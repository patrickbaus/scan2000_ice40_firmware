==> flow/design.v <==
`timescale 1ns / 1ps
module async_reset_synchronizer (
    output logic rst_n,
    input clk, asyncrst_n
);
    logic [1:0] rst_n_r;
    always @(posedge clk or negedge asyncrst_n) begin
        if (!asyncrst_n) begin
            rst_n_r <= 2'b0;
        end
        else begin
            rst_n_r <= {rst_n_r[0], 1'b1};
        end
    end
    assign rst_n = rst_n_r[1];
endmodule
`default_nettype none
`timescale 1ns / 1ns
module cdc_shift_register #(parameter NBITS=24)(
    input  wire logic CLK_SYS,
    input  wire logic SCK,
    input  wire logic SDI,
    input  wire logic LATCH,
    output      logic [NBITS-1:0] OUTPUT_BUFFER_r,
    output      logic DATA_READY,
    input  wire logic RESET
);
    logic [NBITS-1:0] INPUT_BUFFER_r;
    logic [2:0] SCK_r;       
    wire SCK_rising_edge = SCK_r[1] && ~SCK_r[2];
    always_ff @(posedge CLK_SYS or negedge RESET) begin
        if (!RESET) begin
            SCK_r <= 3'd0;
        end
        else begin
            SCK_r <= {SCK_r[1:0], SCK};
        end
    end
    logic [1:0] SDI_r;
    wire SDI_data = SDI_r[1];
    always_ff @(posedge CLK_SYS or negedge RESET) begin
        if (!RESET) begin
            SDI_r <= 2'd0;
        end
        else begin
            SDI_r <= {SDI_r[0], SDI};
        end
    end
    logic [2:0] LATCH_r;       
    wire LATCH_rising_edge = LATCH_r[1] && ~LATCH_r[2];
    always_ff @(posedge CLK_SYS or negedge RESET) begin
        if (!RESET) begin
            LATCH_r <= 3'd0;
        end
        else begin
            LATCH_r <= {LATCH_r[1:0], LATCH};
        end
    end
    always_ff @(posedge CLK_SYS or negedge RESET) begin
        if (!RESET) begin
            INPUT_BUFFER_r <= {NBITS{1'b0}};
            OUTPUT_BUFFER_r <= {NBITS{1'b0}};
            DATA_READY <= 1'b0;
        end
        else if (SCK_rising_edge) begin
            INPUT_BUFFER_r <= {INPUT_BUFFER_r[NBITS-2:0], SDI_data};
            DATA_READY <= 1'b0;
        end
        else if (LATCH_rising_edge) begin
            OUTPUT_BUFFER_r <= INPUT_BUFFER_r;
            DATA_READY <= 1'b1;
        end
        else begin
            INPUT_BUFFER_r <= INPUT_BUFFER_r;
            DATA_READY <= 1'b0;
        end
    end
endmodule
`default_nettype none
`timescale 1ns / 1ns
module count_ones #(parameter NBITS=8)(
    input [NBITS-1:0] number,
    output int result
);
integer i;
always @(number) begin
    result = 0;
    for(i = 0; i < NBITS; i = i + 1) begin
        result +=number[i];
    end
end
endmodule
module scan2000(
    input  wire bit CH20_mode_enable,
    input  wire logic CLK_SYS,
    input  wire logic CLK_DMM, DATA_DMM, STROBE_DMM,
    output wire logic CH1, CH2, CH3, CH4, CH5, CH6, CH7, CH8, CH9, CH10,
        CH11, CH12, CH13, CH14, CH15, CH16, CH17, CH18, CH19, CH20,
        Bus2_sense_enable, Bus2_input_enable
    );
    wire logic [19:0] CHANNELS;
    assign {CH20, CH19, CH18, CH17, CH16, CH15, CH14, CH13, CH12, CH11,
        CH10, CH9, CH8, CH7, CH6, CH5, CH4, CH3, CH2, CH1} = CHANNELS;
    logic RST_n = 1;     
    logic RESET_n;       
    async_reset_synchronizer reset_synchronizer(
        .clk(CLK_SYS),
        .asyncrst_n(RST_n),
        .rst_n(RESET_n)
    );
    bit [1:0] mode_select_rdy = 2'b00;
    logic [1:0] MODE_20CH_r = 2'b00;
    bit MODE_20CH;
    assign MODE_20CH = MODE_20CH_r[1];
    always_ff @(posedge CLK_SYS or negedge RESET_n) begin
        if (!RESET_n) begin
            MODE_20CH_r <= 2'b00;
            mode_select_rdy <= 2'b00;
        end
        else begin
            if (!mode_select_rdy[1]) begin
                mode_select_rdy <= {mode_select_rdy[0], 1'b1};
                MODE_20CH_r <= {MODE_20CH_r[0], CH20_mode_enable};
            end
            else begin
                mode_select_rdy <= mode_select_rdy;
                MODE_20CH_r <= MODE_20CH_r;
            end
        end
    end
    logic [47:0] DATA_BUFFER_r;
    logic DATA_READY;        
    cdc_shift_register #(.NBITS(48)) SHIFT_REGISTER(
        .CLK_SYS(CLK_SYS),
        .SCK(CLK_DMM),
        .SDI(DATA_DMM),
        .LATCH(STROBE_DMM),
        .OUTPUT_BUFFER_r(DATA_BUFFER_r),
        .DATA_READY(DATA_READY),
        .RESET(RESET_n)
    );
    logic [21:0] NEW_STATE_r = 22'b0;
    logic [21:0] RELAY_STATE_r = 22'b0;
    assign Bus2_sense_enable = RELAY_STATE_r[21] && (|RELAY_STATE_r[19:10]);     
    assign Bus2_input_enable = RELAY_STATE_r[20] && (|RELAY_STATE_r[19:10]);     
    assign CHANNELS = RELAY_STATE_r[19:0];
    int number_of_bus1_channels_enabled;
    int number_of_bus2_channels_enabled;
    count_ones #(.NBITS(10)) COUNT_BUS1(
        .number(NEW_STATE_r[9:0]),
        .result(number_of_bus1_channels_enabled)
    );
    count_ones #(.NBITS(10)) COUNT_BUS2(
        .number({NEW_STATE_r[19:10]}),
        .result(number_of_bus2_channels_enabled)
    );
    bit has_fault;
    assign has_fault =
        (NEW_STATE_r[20] && NEW_STATE_r[21])     
        || (NEW_STATE_r[20] && (number_of_bus1_channels_enabled + number_of_bus2_channels_enabled > 1))    
        || (NEW_STATE_r[21] && (number_of_bus1_channels_enabled > 1) || (number_of_bus2_channels_enabled > 1))
    ;
    always_ff @(posedge CLK_SYS or negedge RESET_n) begin
        if (!RESET_n) begin
            RELAY_STATE_r <= 22'b0;
        end
        else begin
            if (has_fault) begin
                RELAY_STATE_r <= RELAY_STATE_r;
            end
            else begin
                RELAY_STATE_r <= NEW_STATE_r;
            end
        end
    end
    always_ff @(posedge CLK_SYS or negedge RESET_n) begin
        if (!RESET_n) begin
            NEW_STATE_r <= 22'b0;
        end
        else begin
            if (DATA_READY) begin
                if (MODE_20CH) begin
                    NEW_STATE_r <= {
                        (RELAY_STATE_r[21] || DATA_BUFFER_r[2*20+1]) && !DATA_BUFFER_r[2*20],    
                        (RELAY_STATE_r[20] || DATA_BUFFER_r[2*20]) && !DATA_BUFFER_r[2*20+1],    
                        (RELAY_STATE_r[19] || DATA_BUFFER_r[2*9+1]) && !DATA_BUFFER_r[2*9],
                        (RELAY_STATE_r[18] || DATA_BUFFER_r[2*8+1]) && !DATA_BUFFER_r[2*8],
                        (RELAY_STATE_r[17] || DATA_BUFFER_r[2*7+1]) && !DATA_BUFFER_r[2*7],
                        (RELAY_STATE_r[16] || DATA_BUFFER_r[2*6+1]) && !DATA_BUFFER_r[2*6],
                        (RELAY_STATE_r[15] || DATA_BUFFER_r[2*5+1]) && !DATA_BUFFER_r[2*5],
                        (RELAY_STATE_r[14] || DATA_BUFFER_r[2*4+1]) && !DATA_BUFFER_r[2*4],
                        (RELAY_STATE_r[13] || DATA_BUFFER_r[2*3+1]) && !DATA_BUFFER_r[2*3],
                        (RELAY_STATE_r[12] || DATA_BUFFER_r[2*2+1]) && !DATA_BUFFER_r[2*2],
                        (RELAY_STATE_r[11] || DATA_BUFFER_r[2*1+1]) && !DATA_BUFFER_r[2*1],
                        (RELAY_STATE_r[10] || DATA_BUFFER_r[2*0+1]) && !DATA_BUFFER_r[2*0],
                        (RELAY_STATE_r[9] || DATA_BUFFER_r[2*19+1]) && !DATA_BUFFER_r[2*19],
                        (RELAY_STATE_r[8] || DATA_BUFFER_r[2*18+1]) && !DATA_BUFFER_r[2*18],
                        (RELAY_STATE_r[7] || DATA_BUFFER_r[2*17+1]) && !DATA_BUFFER_r[2*17],
                        (RELAY_STATE_r[6] || DATA_BUFFER_r[2*16+1]) && !DATA_BUFFER_r[2*16],
                        (RELAY_STATE_r[5] || DATA_BUFFER_r[2*15+1]) && !DATA_BUFFER_r[2*15],
                        (RELAY_STATE_r[4] || DATA_BUFFER_r[2*14+1]) && !DATA_BUFFER_r[2*14],
                        (RELAY_STATE_r[3] || DATA_BUFFER_r[2*13+1]) && !DATA_BUFFER_r[2*13],
                        (RELAY_STATE_r[2] || DATA_BUFFER_r[2*12+1]) && !DATA_BUFFER_r[2*12],
                        (RELAY_STATE_r[1] || DATA_BUFFER_r[2*11+1]) && !DATA_BUFFER_r[2*11],
                        (RELAY_STATE_r[0] || DATA_BUFFER_r[2*10+1]) && !DATA_BUFFER_r[2*10]
                    };
                end
                else begin
                    NEW_STATE_r <= {
                        (RELAY_STATE_r[21] || DATA_BUFFER_r[11]) && !DATA_BUFFER_r[12],  
                        (RELAY_STATE_r[20] || DATA_BUFFER_r[12]) && !DATA_BUFFER_r[11],  
                        5'b0,    
                        (RELAY_STATE_r[14] || DATA_BUFFER_r[6]) && !DATA_BUFFER_r[5],
                        (RELAY_STATE_r[13] || DATA_BUFFER_r[3]) && !DATA_BUFFER_r[4],
                        (RELAY_STATE_r[12] || DATA_BUFFER_r[1]) && !DATA_BUFFER_r[2],
                        (RELAY_STATE_r[11] || DATA_BUFFER_r[15]) && !DATA_BUFFER_r[0],
                        (RELAY_STATE_r[10] || DATA_BUFFER_r[13]) && !DATA_BUFFER_r[14],
                        5'b0,    
                        (RELAY_STATE_r[4] || DATA_BUFFER_r[9]) && !DATA_BUFFER_r[8],
                        (RELAY_STATE_r[3] || DATA_BUFFER_r[22]) && !DATA_BUFFER_r[23],
                        (RELAY_STATE_r[2] || DATA_BUFFER_r[20]) && !DATA_BUFFER_r[21],
                        (RELAY_STATE_r[1] || DATA_BUFFER_r[18]) && !DATA_BUFFER_r[19],
                        (RELAY_STATE_r[0] || DATA_BUFFER_r[16]) && !DATA_BUFFER_r[17]
                    };
                end
            end
            else begin
                NEW_STATE_r <= NEW_STATE_r;
            end
        end
    end
endmodule
## Reports on scan2000

The steps from the RTL of scan2000 to its reports follow in flow order.
Lines are those of the file above, counted from 1.
Operators: Yosys type, input widths -> output width; for muxes data width and select width s.
Cell names lack the library's common part.
Not given: -

| set-up | value |
|---|---|
| top | scan2000 |
| clock | CLK_SYS |
| cell library | sky130hd |
| timing corner | tt_025C_1v80 |

## After elaboration

Yosys after proc, flatten, opt, wreduce and memory -nomap, before mapping. Memory bits, and registers merged into a memory's read port (data or address), are not among the register bits. Print and check cells are not counted. Equal cells are merged and count once.

| word-level totals | value |
|---|---|
| register bits | 141 |
| bits of input ports | 5 |
| output and inout port bits | 22 |
| cells after elaboration | 147 |

| cells by class | value |
|---|---|
| add/sub/neg operators | 19 |
| order comparisons | 3 |
| muxes and demuxes | 2 |
| bitwise gates (word level) | 3 |
| reduce/logical cells | 108 |

Operators with widths:

| operator | number |
|---|---|
| $add 32x1->32 | 16 |
| $gt 32x2->1 const B | 3 |
| $logic_and 1x1->1 | 41 |
| $logic_or 1x1->1 | 37 |
| $add 32x32->32 | 1 |
| $logic_not 1->1 | 28 |
| $mux 22 | 1 |
| $reduce_or 10->1 | 1 |
| $add 1x1->2 | 2 |
| $not 1->1 | 3 |
| $reduce_and 2->1 | 1 |
| $mux 1 | 1 |

## Depth

Yosys ltp: most cells in a row. Word level: on the elaborated netlist, between registers, memories and ports. Mapped: between sequential cells and ports; inverters and the memories' decode and read muxes count.

| logic depth | value |
|---|---|
| depth after elaboration | 14 |
| ABC_AREA | 1 |
| gate-level depth with buffers | 18 |
| depth with buffers taken out | 18 |

## Synthesis result

The flow's flattened synthesis, as Yosys stat reports it; memories are mapped. The netlist is that of the ABC_AREA named above (0 if unset); the other value can give another one.

Cells by type:

| cell type | number | total area (µm²) |
|---|---|---|
| edfxtp_1 | 131 | 3.93E+03 |
| fa_1 | 13 | 260.25 |
| dfxtp_1 | 10 | 200.192 |
| inv_1 | 45 | 168.912 |
| ha_1 | 13 | 162.656 |
| nor2_1 | 37 | 138.883 |
| o32ai_1 | 11 | 96.342 |
| nand2_1 | 21 | 78.826 |
| o21ai_0 | 12 | 60.058 |
| nor3_1 | 10 | 50.048 |
| nand3_1 | 4 | 20.019 |
| nor3b_1 | 2 | 15.014 |
| buf_6 | 1 | 11.261 |
| a21oi_2 | 1 | 8.758 |
| nand3b_1 | 1 | 7.507 |
| o31ai_1 | 1 | 7.507 |
| and2_1 | 1 | 6.256 |
| or2_2 | 1 | 6.256 |

Not listed: further types 4, cells in them 4.

| synthesis totals | value |
|---|---|
| cell count | 319 |
| cell area after synthesis | 0.00525 mm² |
| flip-flop cells | 141 |
| buffers | 3 |

## Timing after synthesis

Path of least setup slack by OpenSTA after synthesis, without wires, with an ideal clock, recovery checks aside; 20% of the period is set as input and as output delay. Where synthesis merged equal registers, the netlist keeps one of their names.

| path post-synthesis | value |
|---|---|
| path type | reg2reg |
| start point | register NEW_STATE_r[0] |
| end point | register RELAY_STATE_r[0] |
| clock period | 6,370 ps |
| library setup time | 401 ps |
| launch time at the first pin | 0 ps |
| data arrival time | 4,742 ps |
| data required time | 5,969 ps |
| slack | 1,227 ps |
| path delay | 5,143 ps |
| stages | 16 |
| synthesis period reached | 5,143 ps |

"path delay" is the arrival time less input delay plus setup time.
"stages" counts driving pins, that of a launching flip-flop among them; a cell with two outputs on the path counts twice.
"synthesis period reached" = period - worst setup slack (recovery checks aside). The figure is calculated, with input and output delays left at 20% of the set period.
The rows between start and end are the longest chain of elaborated cells between them; the timing report does not say that the signal goes this way. Where chains are equally long, one stands for them.
Each line given opens the expression or statement behind the cell; cells for indexed reads and writes are added by Yosys, which also makes memories of some case tables.
A register here has more assigning lines than the two given.

| on the way, post-synthesis | value |
|---|---|
| path through | edfxtp_1 ha_1 inv_1 fa_1 fa_1 fa_1 fa_1 fa_1 inv_1 fa_1 nor2_1 and2_1 nand2_1 nand2_1 nand2_1 nor2_1 |
| length of the longest elaborated chain | 14 |

Ends and longest elaborated chain, post-synthesis:

| what | RTL line | source |
|---|---|---|
| start: declaration | 142 | `logic [21:0] NEW_STATE_r = 22'b0;` |
| start: assignment | 183 | `NEW_STATE_r <= {` |
| start: assignment | 209 | `NEW_STATE_r <= {` |
| $add 1x1->2 | 89 | `result +=number[i];` |
| $add 32x1->32 (8 in a row) | 89 |  |
| $add 32x32->32 | 160 | `\|\| (NEW_STATE_r[20] && (number_of_bus1_channels_enabled + number_of_bus2_channels_enabled > 1))` |
| $gt 32x2->1 | 160 |  |
| $logic_and 1x1->1 | 160 |  |
| $logic_or 1x1->1 (2 in a row) | 159 | `(NEW_STATE_r[20] && NEW_STATE_r[21])` |
| end: assignment | 169 | `RELAY_STATE_r <= RELAY_STATE_r;` |
| end: assignment | 172 | `RELAY_STATE_r <= NEW_STATE_r;` |
| end: declaration | 143 | `logic [21:0] RELAY_STATE_r = 22'b0;` |

## Path in the finished layout

From the final timing report of run A: the path of least setup slack in the routed layout; clock arrival at registers is part of the times.
The path's times are printed in steps of 10 ps; the period is the one set.

| path post-layout | value |
|---|---|
| path type | reg2reg |
| start point | register NEW_STATE_r[1] |
| end point | register RELAY_STATE_r[20] |
| clock period | 9,280 ps |
| library setup time | 290 ps |
| launch time at the first pin | 420 ps |
| data arrival time | 5,370 ps |
| data required time | 9,400 ps |
| slack | 4,030 ps |
| stages | 17 |

The rows between start and end are the longest chain of elaborated cells between them; the timing report does not say that the signal goes this way. Where chains are equally long, one stands for them.
A register here has more assigning lines than the two given.

| on the way, post-layout | value |
|---|---|
| path through | edfxtp_1 ha_1 inv_1 fa_1 fa_1 fa_1 fa_1 fa_1 inv_1 fa_1 nor2_1 and2_1 nand2_1 nand2_1 nand2_1 nor2_2 buf_8 |
| length of the longest elaborated chain | 14 |

Ends and longest elaborated chain, post-layout:

| what | RTL line | source |
|---|---|---|
| start: declaration | 142 | `logic [21:0] NEW_STATE_r = 22'b0;` |
| start: assignment | 183 | `NEW_STATE_r <= {` |
| start: assignment | 209 | `NEW_STATE_r <= {` |
| $add 1x1->2 | 89 | `result +=number[i];` |
| $add 32x1->32 (8 in a row) | 89 |  |
| $add 32x32->32 | 160 | `\|\| (NEW_STATE_r[20] && (number_of_bus1_channels_enabled + number_of_bus2_channels_enabled > 1))` |
| $gt 32x2->1 | 160 |  |
| $logic_and 1x1->1 | 160 |  |
| $logic_or 1x1->1 (2 in a row) | 159 | `(NEW_STATE_r[20] && NEW_STATE_r[21])` |
| end: assignment | 169 | `RELAY_STATE_r <= RELAY_STATE_r;` |
| end: assignment | 172 | `RELAY_STATE_r <= NEW_STATE_r;` |
| end: declaration | 143 | `logic [21:0] RELAY_STATE_r = 22'b0;` |

FLOW RESULTS
============

Flow measurements of scan2000 on sky130hd: 2 stored runs with different settings, listed in no order. Input and output delays are each 20% of the period that was set; the output load is 0.01 pF.
By "achieved clock period" is meant the clock period of the run minus its worst setup slack. This is arithmetic on one report: input and output delays are still those of the set period (20% each).
By "critical setup path time" is meant the share of the clock period that the worst setup path is allowed (20% is reserved at inputs, 20% at outputs), minus its slack. Clock arrival times at its registers enter into it.
"overall power" rests on the timing tool's default activity at the inputs, not on a simulated workload.
"critical setup path time" is known to 10 ps.
Among the settings, -- means not set for that run.

| run name | period_ns | CORE_UTILIZATION | PLACE_DENSITY | CORE_ASPECT_RATIO | CELL_PAD_IN_SITES_GLOBAL_PLACEMENT | CELL_PAD_IN_SITES_DETAIL_PLACEMENT | ABC_AREA | GPL_ROUTABILITY_DRIVEN | CTS_CLUSTER_SIZE | CAP_MARGIN | CORE_MARGIN | SLEW_MARGIN | SETUP_SLACK_MARGIN | PLACE_DENSITY_LB_ADDON | HOLD_SLACK_MARGIN | GPL_TIMING_DRIVEN | MAX_ROUTING_LAYER | post-synthesis cell area (mm²) | die area (mm²) | area of the standard cells in the finished layout (mm²) | utilization of the finished layout | setup slack of the worst path (ps) | total negative setup slack (ps) | final worst hold slack (ps) | overall power (W) | achieved clock period (ps) | critical setup path time (ps) | critical path type |
|---|---|---|---|---|---|---|---|---|---|---|---|---|---|---|---|---|---|---|---|---|---|---|---|---|---|---|---|---|
| run A | 9.28 | 23 | 0.75 | 0.63 | 3 | 2 | 1 | 1 | 24 | 20 | 2 | 20 | -- | -- | -- | -- | -- | 0.00525 | 0.0240832 | 0.006545 | 0.295 | 4,029 | 0 | 327 | 0.001636 | 5,251 | 5,250 | reg2reg |
| run B | 3.21 | 33 | -- | -- | -- | -- | -- | 0 | -- | 20 | 4 | 20 | -0.16 | 0.15 | -0.07 | 0 | met5 | 0.0052838 | 0.0180997 | 0.0065525 | 0.425 | -1,518 | -33,128 | 326 | 0.004429 | 4,728 | 4,730 | reg2reg |
